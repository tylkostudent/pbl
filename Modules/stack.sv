==> flow/design.v <==
parameter PC_WIDTH = 6;
parameter REGISTER_WIDTH = 8;
parameter NUMBER_OF_REGISTERS = 8;
parameter MEM_WIDTH = 8;
parameter INSTRUCTION_WIDTH = 40; 
parameter OPCODE_WIDTH = 6;
parameter REGISTER_ID_WIDTH = 8;
parameter VALUE_WIDTH = 8;
parameter ADDR_WIDTH = 8;
parameter TRUE   = 1'b1;
parameter FALSE  = 1'b0;
parameter PC_WIDTH = 6;
parameter REGISTER_WIDTH = 8;
parameter NUMBER_OF_REGISTERS = 8;
parameter MEM_WIDTH = 8;
parameter INSTRUCTION_WIDTH = 40; 
parameter OPCODE_WIDTH = 6;
parameter REGISTER_ID_WIDTH = 8;
parameter VALUE_WIDTH = 8;
parameter ADDR_WIDTH = 8;
parameter TRUE   = 1'b1;
parameter FALSE  = 1'b0;
`timescale 1ns/100ps
module stack (clock, call, ret, reset, called_from, return_to);
   input call;
   input ret;
   input reset;
   input		      clock;
   input [PC_WIDTH-1:0] called_from;
   output reg [PC_WIDTH-1:0] return_to;   
   reg  [PC_WIDTH-1:0]	       returnStack[16];
   reg  [3:0]		       stackOffset;
   reg  [3:0]	               previousStackOffset;  
assign previousStackOffset = stackOffset ? (stackOffset -1) : 0;
assign return_to = returnStack [previousStackOffset];
always @(posedge clock)
  if (call == 1'b1)begin
    returnStack [stackOffset] <= called_from + 1;
  end
always @ (posedge clock) begin  
  case ({call,ret,reset})
    3'b100: stackOffset <= stackOffset + 1'b1;
    3'b010: stackOffset <= stackOffset - 1'b1;
    3'b001: stackOffset <= 0;
    default: stackOffset <= stackOffset; 
  endcase  
end
initial begin
  stackOffset = 0;
end
endmodule  
; ---- Reports on stack
; The steps from the RTL of stack to its reports follow in flow order.
; Line numbers count from 1 in the design file above.
; Operators carry their Yosys type and port widths (W data, S select, Z words).
; Cell names lack the library's common part.
; Not given: n/a
[inputs]
top_module = stack
clk_port = clock
lib = sky130hd
pvt_corner = tt_025C_1v80

; ---- Word level
; Counts by Yosys on the flattened word-level netlist (proc, flatten, opt, wreduce; memories kept). Register bits leave out memories and registers merged into their read ports (data or address). Print and check cells are left out.
; Memory sizes are those after Yosys's memory passes, which may raise the word count (mostly to a power of two), join words into wider ones and drop unused or constant bits.
[bits]
ff_bits = 4
ramBits = 96
n_memories = 1
inputBits = 10
[op_classes]
addsub = 4
n_eq = 3
n_mux = 5
n_reduce_logical = 2
[memory_table]
columns = memory, size, width, rd, wr, line
row1 = returnStack, 16, 6, 1, 1, 31  ; reg [PC_WIDTH-1:0] returnStack[16];
[op_table]
columns = cell, count
row1 = $pmux W4 S3, 1
row2 = $sub A4 B1 Y4 const B, 2
row3 = $mux W4, 2
row4 = $add A6 B1 Y6 const B, 1
row5 = $mux W6, 1
row6 = $add A4 B1 Y4 const B, 1
row7 = $reduce_bool A4 Y1, 1
row8 = $eq A3 B1 Y1 const B, 1
row9 = $eq A3 B2 Y1 const B, 1
row10 = $eq A3 B3 Y1 const B, 1
row11 = $reduce_bool A3 Y1, 1
row12 = $mux W1, 1

; ---- Longest topological paths
; Depth = most cells in a row (Yosys ltp): at word level without a register or memory, in the mapped netlist without a sequential cell, where the memories' decode and read muxes count.
[logic_depth]
depth_word = 2
abc_area = 0
ltp_mapped = 10

; ---- After synthesis
; The flow's flattened synthesis, as Yosys stat reports it; memories are mapped. The netlist is that of the ABC_AREA named above (0 if unset); the other value can give another one.
; The area totals of this step are shown rounded.
[synth_totals]
stdcells = 311
yosys_area_um2 = 4640
ffs = 100
buffers = 20
[by_type]
columns = type, count, area_total_um2
row1 = edfxtp_1, 100, 3002.88
row2 = mux2i_1, 24, 240.23
row3 = a21boi_0, 22, 165.158
row4 = o2bb2ai_1, 17, 148.893
row5 = a21oi_1, 19, 95.091
row6 = nor2_1, 22, 82.579
row7 = a221oi_2, 5, 75.072
row8 = ha_1, 6, 75.072
row9 = clkbuf_8, 5, 68.816
row10 = buf_6, 5, 56.304
row11 = nand2_1, 12, 45.043
row12 = o2bb2ai_2, 3, 45.043
row13 = a32oi_1, 5, 43.792
row14 = a221oi_1, 4, 35.034
row15 = a2bb2oi_1, 4, 35.034
row16 = a31oi_1, 5, 31.28
row17 = buf_2, 6, 30.029
row18 = inv_1, 7, 26.275
; Other cell types: 27; their cells: 40.

; ---- Worst setup path after synthesis
; Path of least setup slack by OpenSTA after synthesis, without wires, with an ideal clock, recovery checks aside; 20% of the period is set as input and as output delay. Where synthesis merged equal registers, the netlist keeps one of their names.
[synth_timing]
kind = register -> output
startpoint = register stackOffset[0]
endpoint = output port return_to[3]
clock_period_ps = 3530
output_delay_ps = 706
launch_ps = 0
t_arrival_ps = 2321
required_ps = 2824
slack_ps = 503
delay_ps = 2321
path_stages = 11
period_less_setup_slack_ps = 3027
; "delay_ps" = arrival - input delay + setup time.
; A path that ends at an output port has no setup time.
; "path_stages": output pins that drive a net of the path, with the launching flip-flop's if there is one; two outputs of one cell count as two.
; "period_less_setup_slack_ps" = period - worst setup slack (recovery checks aside). The figure is calculated, with input and output delays left at 20% of the set period.
; The rows between start and end are the longest chain of elaborated cells between them; the timing report does not say that the signal goes this way. Where chains are equally long, one stands for them.
; Each line given opens the expression or statement behind the cell; cells for indexed reads and writes are added by Yosys, which also makes memories of some case tables.
; A memory read counts as a cell of the chain, while the word-level depth stops at memories.
; At most two assigning lines are given for a register; there are more.
[synth_between]
path_cell_list = edfxtp_1 > clkbuf_8 > inv_2 > clkbuf_1 > ha_1 > or3b_4 > nand2_8 > buf_12 > o2bb2ai_2 > a32oi_1 > a21oi_1
elab_chain_len = 3
cells_between = 4
classes_between = add/sub: 1; mux: 1; reduce/logical: 1; memory: 1
[synth_rtl]
columns = element, line
row1 = "start, declared", 32  ; reg [3:0] stackOffset;
row2 = "start, assigned", 42  ; 3'b100: stackOffset <= stackOffset + 1'b1;
row3 = "start, assigned", 43  ; 3'b010: stackOffset <= stackOffset - 1'b1;
row4 = $sub A4 B1 Y4, 34  ; assign previousStackOffset = stackOffset ? (stackOffset -1) : 0;
row5 = $mux W4, 34
row6 = $mem_v2 Z16 W6, 31  ; reg [PC_WIDTH-1:0] returnStack[16];
row7 = "end, declared", 30  ; output reg [PC_WIDTH-1:0] return_to;

; ---- Timing after layout
; Path of least setup slack in the final report of flow run A (OpenROAD, finished layout, wires in). Where an end is a register, its clock arrival counts in the times.
; The path's times are printed in steps of 10 ps; the period is the one set.
[layout_timing]
kind = register -> output
startpoint = register stackOffset[0]
endpoint = output port return_to[5]
clock_period_ps = 2420
output_delay_ps = 480
launch_ps = 360
t_arrival_ps = 2370
required_ps = 1940
slack_ps = -440
path_stages = 10
; The rows between start and end are the longest chain of elaborated cells between them; the timing report does not say that the signal goes this way. Where chains are equally long, one stands for them.
; A memory read counts as a cell of the chain, while the word-level depth stops at memories.
; At most two assigning lines are given for a register; there are more.
[layout_between]
path_cell_list = edfxtp_1 > inv_8 > ha_4 > or2b_4 > buf_4 > a21oi_2 > a21boi_0 > a221oi_2 > a21oi_2 > buf_2
elab_chain_len = 3
cells_between = 4
classes_between = add/sub: 1; mux: 1; reduce/logical: 1; memory: 1
[layout_rtl]
columns = element, line
row1 = "start, declared", 32  ; reg [3:0] stackOffset;
row2 = "start, assigned", 42  ; 3'b100: stackOffset <= stackOffset + 1'b1;
row3 = "start, assigned", 43  ; 3'b010: stackOffset <= stackOffset - 1'b1;
row4 = $sub A4 B1 Y4, 34  ; assign previousStackOffset = stackOffset ? (stackOffset -1) : 0;
row5 = $mux W4, 34
row6 = $mem_v2 Z16 W6, 31  ; reg [PC_WIDTH-1:0] returnStack[16];
row7 = "end, declared", 30  ; output reg [PC_WIDTH-1:0] return_to;

; Settings and measured results of 2 stored flow runs for module stack (sky130hd), not sorted in any way. The constraints put input and output delay at 20% of the set period each and load the outputs with 0.01 pF.
; "period_less_ws_ps" is the run's clock period less its worst setup slack. It is reckoned from that one timing run; input and output delays stay at 20% of the period that was set.
; "worstPathTime_ps": the worst setup path's part of the clock period (all of it between registers, 20% less for each end at a port) less its slack. A launch clock that arrives late makes it longer, a capture clock that arrives late makes it shorter.
; "design_power_mw": no workload was simulated; the value follows from the tool's default switching activity.
; "worstPathTime_ps" is given in steps of 10 ps.
; Measured values are rounded.

[flow run A: settings]
period_ns = 2.42
CORE_UTILIZATION = 43
PLACE_DENSITY_LB_ADDON = 0.09
TNS_END_PERCENT = 100
ABC_AREA = 0
CTS_CLUSTER_SIZE = 98
CAP_MARGIN = 20
MAX_ROUTING_LAYER = met5
CORE_MARGIN = 2
SLEW_MARGIN = 20
[flow run A: results]
synth_area_um2 = 4640
dieArea_um2 = 11600
post_route_stdcell_area_um2 = 5710
post_route_util_pct = 54.8
worst_setup_slack_ps = -438
tns_ps = -2480
fin_hold_ws_ps = 839
design_power_mw = 4.10
period_less_ws_ps = 2858
worstPathTime_ps = 2370
critical_path_kind = register -> output

[flow run B: settings]
period_ns = 3.35
CORE_UTILIZATION = 15
SETUP_SLACK_MARGIN = 0.62
PLACE_DENSITY_LB_ADDON = 0.29
CORE_MARGIN = 8
CELL_PAD_IN_SITES_GLOBAL_PLACEMENT = 1
TNS_END_PERCENT = 50
ABC_AREA = 0
GPL_ROUTABILITY_DRIVEN = 1
CTS_CLUSTER_SIZE = 76
CAP_MARGIN = 25
SLEW_MARGIN = 15
MAX_ROUTING_LAYER = met4
[flow run B: results]
synth_area_um2 = 4640
dieArea_um2 = 36800
post_route_stdcell_area_um2 = 5940
post_route_util_pct = 19.5
worst_setup_slack_ps = 324
tns_ps = 0
fin_hold_ws_ps = 808
design_power_mw = 3.28
period_less_ws_ps = 3026
worstPathTime_ps = 2360
critical_path_kind = register -> output
